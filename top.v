==> flow/design.v <==
module t1b_ultrasonic(
    input clk_50M, reset, echo_rx,
    output reg trig,
    output op,
    output wire [15:0] distance_out
);
initial begin
    trig = 0;
end
parameter TRIG_CYCLES  = 501;    
parameter STAB_CYCLES  = 50;     
parameter DELAY_CYCLES = 600_000;  
parameter INIT       = 3'd0,	 
          TRIG_STATE = 3'd1,
          ECHO_WAIT  = 3'd2,
          MEASURE    = 3'd3,
          DELAY      = 3'd4;
reg [2:0] state = INIT;      	 
reg [19:0] counter = 0;          
reg [16:0] echo_counter = 0;     
reg [15:0] distance_reg = 0;     
assign distance_out = distance_reg;			 
assign op = (distance_reg <= 16'd70) ? 1'b1 : 1'b0;  
always @(posedge clk_50M or negedge reset) 
begin
    if(!reset) begin    
        state <= INIT;
        counter <= 0;
        echo_counter <= 0;
        trig <= 0;
        distance_reg <= 0;
    end
    else begin
        case(state)		 
            INIT: begin						
                trig <= 0;		 
                if(counter < STAB_CYCLES-1)
                    counter <= counter + 1;		 
                else begin
                    counter <= 0;
                    state <= TRIG_STATE;		 
                end
            end
            TRIG_STATE: begin
                trig <= (counter > 0) ? 1 : 0;	 
                if(counter < TRIG_CYCLES)
                    counter <= counter + 1;		 
                else begin
                    counter <= 0;    
                    trig <= 0;
                    state <= ECHO_WAIT;
                end
            end
            ECHO_WAIT: begin
                if(echo_rx) begin		
                    echo_counter <= 0;   
                    state <= MEASURE;	
                end
            end
            MEASURE: begin
                if(echo_rx) begin
                    echo_counter <= echo_counter + 1;		 
                end
                else begin
                    distance_reg <= ((echo_counter ) / 294) - 1;  
                    state <= DELAY;
                    counter <= 0; 
                end
            end
            DELAY: begin
                if(counter < DELAY_CYCLES-1-echo_counter+50)  
                    counter <= counter + 1; 
                else begin
                    counter <= 0;
                    state <= TRIG_STATE;   
                end
            end
        endcase
    end
end
endmodule
# From RTL to reports: t1b_ultrasonic
# What the tools print for t1b_ultrasonic, step after step.
# Lines are those of the file above, counted from 1.
# Operators carry their Yosys type and port widths (W data, S select, Z words).
# Cell names lack the library's common part.
setup:
  top_module: "t1b_ultrasonic"
  clock: "clk_50M"
  lib: "sky130hd"
  pvt_corner: "tt_025C_1v80"

# Word-level counts
# Counts by Yosys on the flattened word-level netlist (proc, flatten, opt, wreduce; memories kept). Register bits leave out memories and registers merged into their read ports (data or address). Print and check cells are left out. Cells with the same type and inputs are merged into one.
bits:
  reg_bits: 57
  in_bits: 3
  word_cells: 54
classes:
  n_addsub: 5
  div: 1
  cmp: 5
  n_eq: 10
  mux: 18
  bitwise: 1
  n_reduce_logical: 9
ops:
  columns: ["operator", "n"]
  rows:
  - ["$div A17 B9 Y32 const B", 1]
  - ["$pmux W20 S4", 1]
  - ["$mux W20", 4]
  - ["$pmux W17 S2", 1]
  - ["$mux W17", 2]
  - ["$lt A20 B32 Y1", 1]
  - ["$add A21 B7 Y22 const B", 1]
  - ["$sub A20 B17 Y21 const A", 1]
  - ["$add A20 B1 Y20 const B", 1]
  - ["$gt A20 B1 Y1 const B", 1]
  - ["$lt A20 B6 Y1 const B", 1]
  - ["$lt A20 B9 Y1 const B", 1]
  - ["$add A17 B1 Y17 const B", 1]
  - ["$sub A16 B1 Y16 const B", 1]
  - ["$le A16 B7 Y1 const B", 1]
  - ["$pmux W3 S5", 1]
  - ["$mux W3", 5]
  - ["$ne A2 B2 Y1 const B", 6]
  - ["$eq A3 B2 Y1 const B", 2]
  - ["$reduce_and A6 Y1", 1]
  - ["$reduce_bool A5 Y1", 1]
  - ["$reduce_and A2 Y1", 2]
  - ["$reduce_bool A2 Y1", 2]
  - ["$reduce_bool A4 Y1", 1]
  - ["$eq A3 B1 Y1 const B", 1]
  - ["$eq A3 B3 Y1 const B", 1]
  - ["$logic_not A3 Y1", 1]
  - ["$reduce_and A3 Y1", 1]
# Other operator kinds: 3; their cells: 5.

# Longest topological paths
# Yosys ltp: most cells in a row. Word level: on the elaborated netlist, between registers, memories and ports. Mapped: between sequential cells and ports; inverters and the memories' decode and read muxes count.
logic_depth:
  depth_word: 5
  ABC_AREA: 0
  ltp_mapped: 49
  mapped_depth_nobuf: 43

# Synthesis result
# Source: synth_stat.txt of the flow (Yosys; design flattened, memories mapped). It holds for the ABC_AREA given above (unset counts as 0); a run with the other value may have another netlist.
by_type:
  columns: ["cell_type", "n", "area_total_um2"]
  rows:
  - ["dfrtp_1", 57, 1.43E+03]
  - ["xnor2_1", 77, 674.397]
  - ["o21ai_0", 114, 570.547]
  - ["nand2_1", 128, 480.461]
  - ["nor2_1", 112, 420.403]
  - ["ha_1", 33, 412.896]
  - ["a21oi_1", 81, 405.389]
  - ["nor3_1", 59, 295.283]
  - ["xor2_1", 24, 210.202]
  - ["mux2i_1", 19, 190.182]
  - ["nand3_1", 37, 185.178]
  - ["and3_1", 27, 168.912]
  - ["clkbuf_1", 37, 138.883]
  - ["nand4_1", 22, 137.632]
  - ["nor4_1", 21, 131.376]
  - ["o31ai_1", 17, 127.622]
  - ["a31oi_1", 18, 112.608]
  - ["nand2b_1", 17, 106.352]
# Not listed: further types 93, cells in them 378.
mapped:
  cell_count: 1278
  synth_area_um2: 9238.9
  seqArea_um2: 1426.4
  flip_flops: 57
  buffers: 71

# Path before layout
# Path of least setup slack by OpenSTA after synthesis, without wires, with an ideal clock, recovery checks aside; 20% of the period is set as input and as output delay. Where synthesis merged equal registers, the netlist keeps one of their names.
synth_path:
  path_type: "reg2reg"
  from: "register echo_counter[6]"
  to: "register distance_reg[6]"
  period_ns: 11.6
  setup_ns: 0.135
  arrival_ns: 9.335
  setup_slack_ns: 2.130
  path_delay_ns: 9.470
  stages: 40
  path_buffers: 3
  synth_period_reached_ns: 9.47
# "path_delay_ns" = arrival - input delay + setup time.
# "stages" counts driving pins, that of a launching flip-flop among them; a cell with two outputs on the path counts twice.
# "synth_period_reached_ns" = period - worst setup slack (recovery checks aside). The figure is calculated, with input and output delays left at 20% of the set period.
# Between the ends stands the longest chain of elaborated cells between them, by number of cells; it is not shown to be the way that was timed. Of several equally long chains one is given.
# A line is the first line of the expression or statement that the cell stems from. Yosys adds cells for indexed reads and writes and turns some case tables into memories.
# A register here has more assigning lines than the two given.
synth_between:
  path_cell_list: "dfrtp_1 inv_1 clkbuf_1 ha_1 or3b_2 nand2_1 o22ai_1 a311o_1 a41o_1 or4b_4 o211a_2 o211a_1 buf_6 or4_4 a221o_1 o2bb2ai_1 a32o_1 a21boi_1 (+4 left out) a31oi_1 a211oi_2 mux2i_4 nand2_1 and3_1 xnor2_1 a2111oi_4 and2_1 buf_6 nor3b_2 xnor2_1 nor2_2 nor4_2 ha_1 nand2_1 nor3_1 xnor2_1 o21ai_0"
  elab_chain_len: 2
  cells_between: 2
  cone_lines: 1
  cone_classes: "add/sub: 1; div: 1"
synth_rtl:
  columns: ["element", "line_no", "source"]
  rows:
  - ["start: declaration", 20, "reg [16:0] echo_counter = 0;"]
  - ["start: assignment", 29, "echo_counter <= 0;"]
  - ["start: assignment", 62, "echo_counter <= echo_counter + 1;"]
  - ["$div A17 B9 Y32", 65, "distance_reg <= ((echo_counter ) / 294) - 1;"]
  - ["$sub A16 B1 Y16", 65, null]
  - ["end: assignment", 31, "distance_reg <= 0;"]
  - ["end: assignment", 65, null]
  - ["end: declaration", 21, "reg [15:0] distance_reg = 0;"]

# Worst path after layout
# From the final timing report of run A: the path of least setup slack in the routed layout; clock arrival at registers is part of the times.
layout_path:
  path_type: "reg2reg"
  from: "register echo_counter[1]"
  to: "register distance_reg[6]"
  period_ns: 6.94
  setup_ns: 0.12
  arrival_ns: 9.24
  setup_slack_ns: -2.09
  stages: 39
  path_buffers: 3
# Between the ends stands the longest chain of elaborated cells between them, by number of cells; it is not shown to be the way that was timed. Of several equally long chains one is given.
# A register here has more assigning lines than the two given.
layout_between:
  path_cell_list: "dfrtp_1 inv_2 ha_4 or4b_4 nor2_4 o22ai_2 a311o_1 a41o_1 or4b_4 o211a_4 o211a_1 buf_6 or4_4 a221o_1 o2bb2ai_2 a32o_2 a21boi_2 o211a_4 (+3 left out) o211ai_4 and2_4 a221o_1 a2111oi_4 buf_6 o32a_1 a21oi_2 or3_4 a221o_1 and2_4 o21bai_4 xor2_2 nor4_4 ha_2 nand2_4 nor3_4 xnor2_1 o21ai_1"
  elab_chain_len: 2
  cells_between: 2
  cone_lines: 1
  cone_classes: "add/sub: 1; div: 1"
layout_rtl:
  columns: ["element", "line_no", "source"]
  rows:
  - ["start: declaration", 20, "reg [16:0] echo_counter = 0;"]
  - ["start: assignment", 29, "echo_counter <= 0;"]
  - ["start: assignment", 62, "echo_counter <= echo_counter + 1;"]
  - ["$div A17 B9 Y32", 65, "distance_reg <= ((echo_counter ) / 294) - 1;"]
  - ["$sub A16 B1 Y16", 65, null]
  - ["end: assignment", 31, "distance_reg <= 0;"]
  - ["end: assignment", 65, null]
  - ["end: declaration", 21, "reg [15:0] distance_reg = 0;"]

Add stored flow runs of t1b_ultrasonic

Stored flow runs of t1b_ultrasonic (2 of them; Yosys, OpenROAD, sky130hd). They differ in their settings and are not a sequence. Constraints: input delay and output delay 20% of the set period each, output load 0.01 pF.
"timing.achieved_period_ns": clock period set for the run, less the worst setup slack. It is reckoned from that one timing run; input and output delays stay at 20% of the period that was set.
"worstPathTime_ns" means the part of the period allowed to the worst setup path (the constraints hold back 20% at inputs and 20% at outputs) less its slack; where the path has registers, the arrival times of their clocks count too.
By "power_uw" is meant OpenSTA's value without simulated activity: inputs other than the clock are taken to toggle once in ten clock periods, and the tool carries that through the logic.

--- run A ---
==> flow/run.sh <==
#!/bin/bash
# the make line also repeats the synthesis and layout settings of config.mk as NAME=value (left out here)
make -C /OpenROAD-flow-scripts/flow DESIGN_CONFIG=/design/flow/config.mk WORK_HOME=/design/flow/orfs CLKGATE_MAP_FILE= finish
==> flow/config.mk <==
export PLATFORM = sky130hd
export DESIGN_NAME = t1b_ultrasonic
export DESIGN_NICKNAME = t1b_ultrasonic
export VERILOG_FILES = /design/flow/design.v
export SDC_FILE = /design/flow/constraint.sdc
export NUM_CORES = 4
export LEC_CHECK = 0
export ABC_AREA = 0
export CAP_MARGIN = 20
export CORE_MARGIN = 7
export CORE_UTILIZATION = 18
export CTS_CLUSTER_SIZE = 91
export MAX_ROUTING_LAYER = met4
export MIN_ROUTING_LAYER = met1
export PLACE_DENSITY_LB_ADDON = 0.27
export SLEW_MARGIN = 30
export TNS_END_PERCENT = 55
==> flow/constraint.sdc <==
create_clock -name core_clock -period 6.94 [get_ports {clk_50M}]
set_input_delay 1.3880 -clock core_clock [delete_from_list [all_inputs] [get_ports {clk_50M}]]
set_output_delay 1.3880 -clock core_clock [all_outputs]
set_load 0.01 [all_outputs]

==> results, as YAML <==
results:
  timing.achieved_period_ns: 9.033
  finalCellArea_um2: 15349.7
  worstPathTime_ns: 9.03
  timing.worst_path_kind: "reg2reg"
  setup_ws_ns: -2.093
  finish.utilization_pct: 30.5
  setupTns_ns: -54.285
  final_die_area_um2: 57866.7
  power_uw: 782.6
  hold_ws_ns: 0.504
  synth_chip_area_um2: 9238.9

--- run B ---
==> flow/run.sh <==
#!/bin/bash
# the make line also repeats the synthesis and layout settings of config.mk as NAME=value (left out here)
make -C /OpenROAD-flow-scripts/flow DESIGN_CONFIG=/design/flow/config.mk WORK_HOME=/design/flow/orfs CLKGATE_MAP_FILE= finish
==> flow/config.mk <==
export PLATFORM = sky130hd
export DESIGN_NAME = t1b_ultrasonic
export DESIGN_NICKNAME = t1b_ultrasonic
export VERILOG_FILES = /design/flow/design.v
export SDC_FILE = /design/flow/constraint.sdc
export NUM_CORES = 4
export LEC_CHECK = 0
export CAP_MARGIN = 20
export CELL_PAD_IN_SITES_DETAIL_PLACEMENT = 2
export CELL_PAD_IN_SITES_GLOBAL_PLACEMENT = 0
export CORE_MARGIN = 2
export CORE_UTILIZATION = 62
export GPL_ROUTABILITY_DRIVEN = 0
export MAX_ROUTING_LAYER = met5
export MIN_ROUTING_LAYER = met1
export PLACE_DENSITY_LB_ADDON = 0.2
export SETUP_SLACK_MARGIN = 2.27
export SLEW_MARGIN = 20
==> flow/constraint.sdc <==
create_clock -name core_clock -period 14.6 [get_ports {clk_50M}]
set_input_delay 2.9200 -clock core_clock [delete_from_list [all_inputs] [get_ports {clk_50M}]]
set_output_delay 2.9200 -clock core_clock [all_outputs]
set_load 0.01 [all_outputs]

==> results, as YAML <==
outcome: "no final report: placement broke off with DPL-0033"
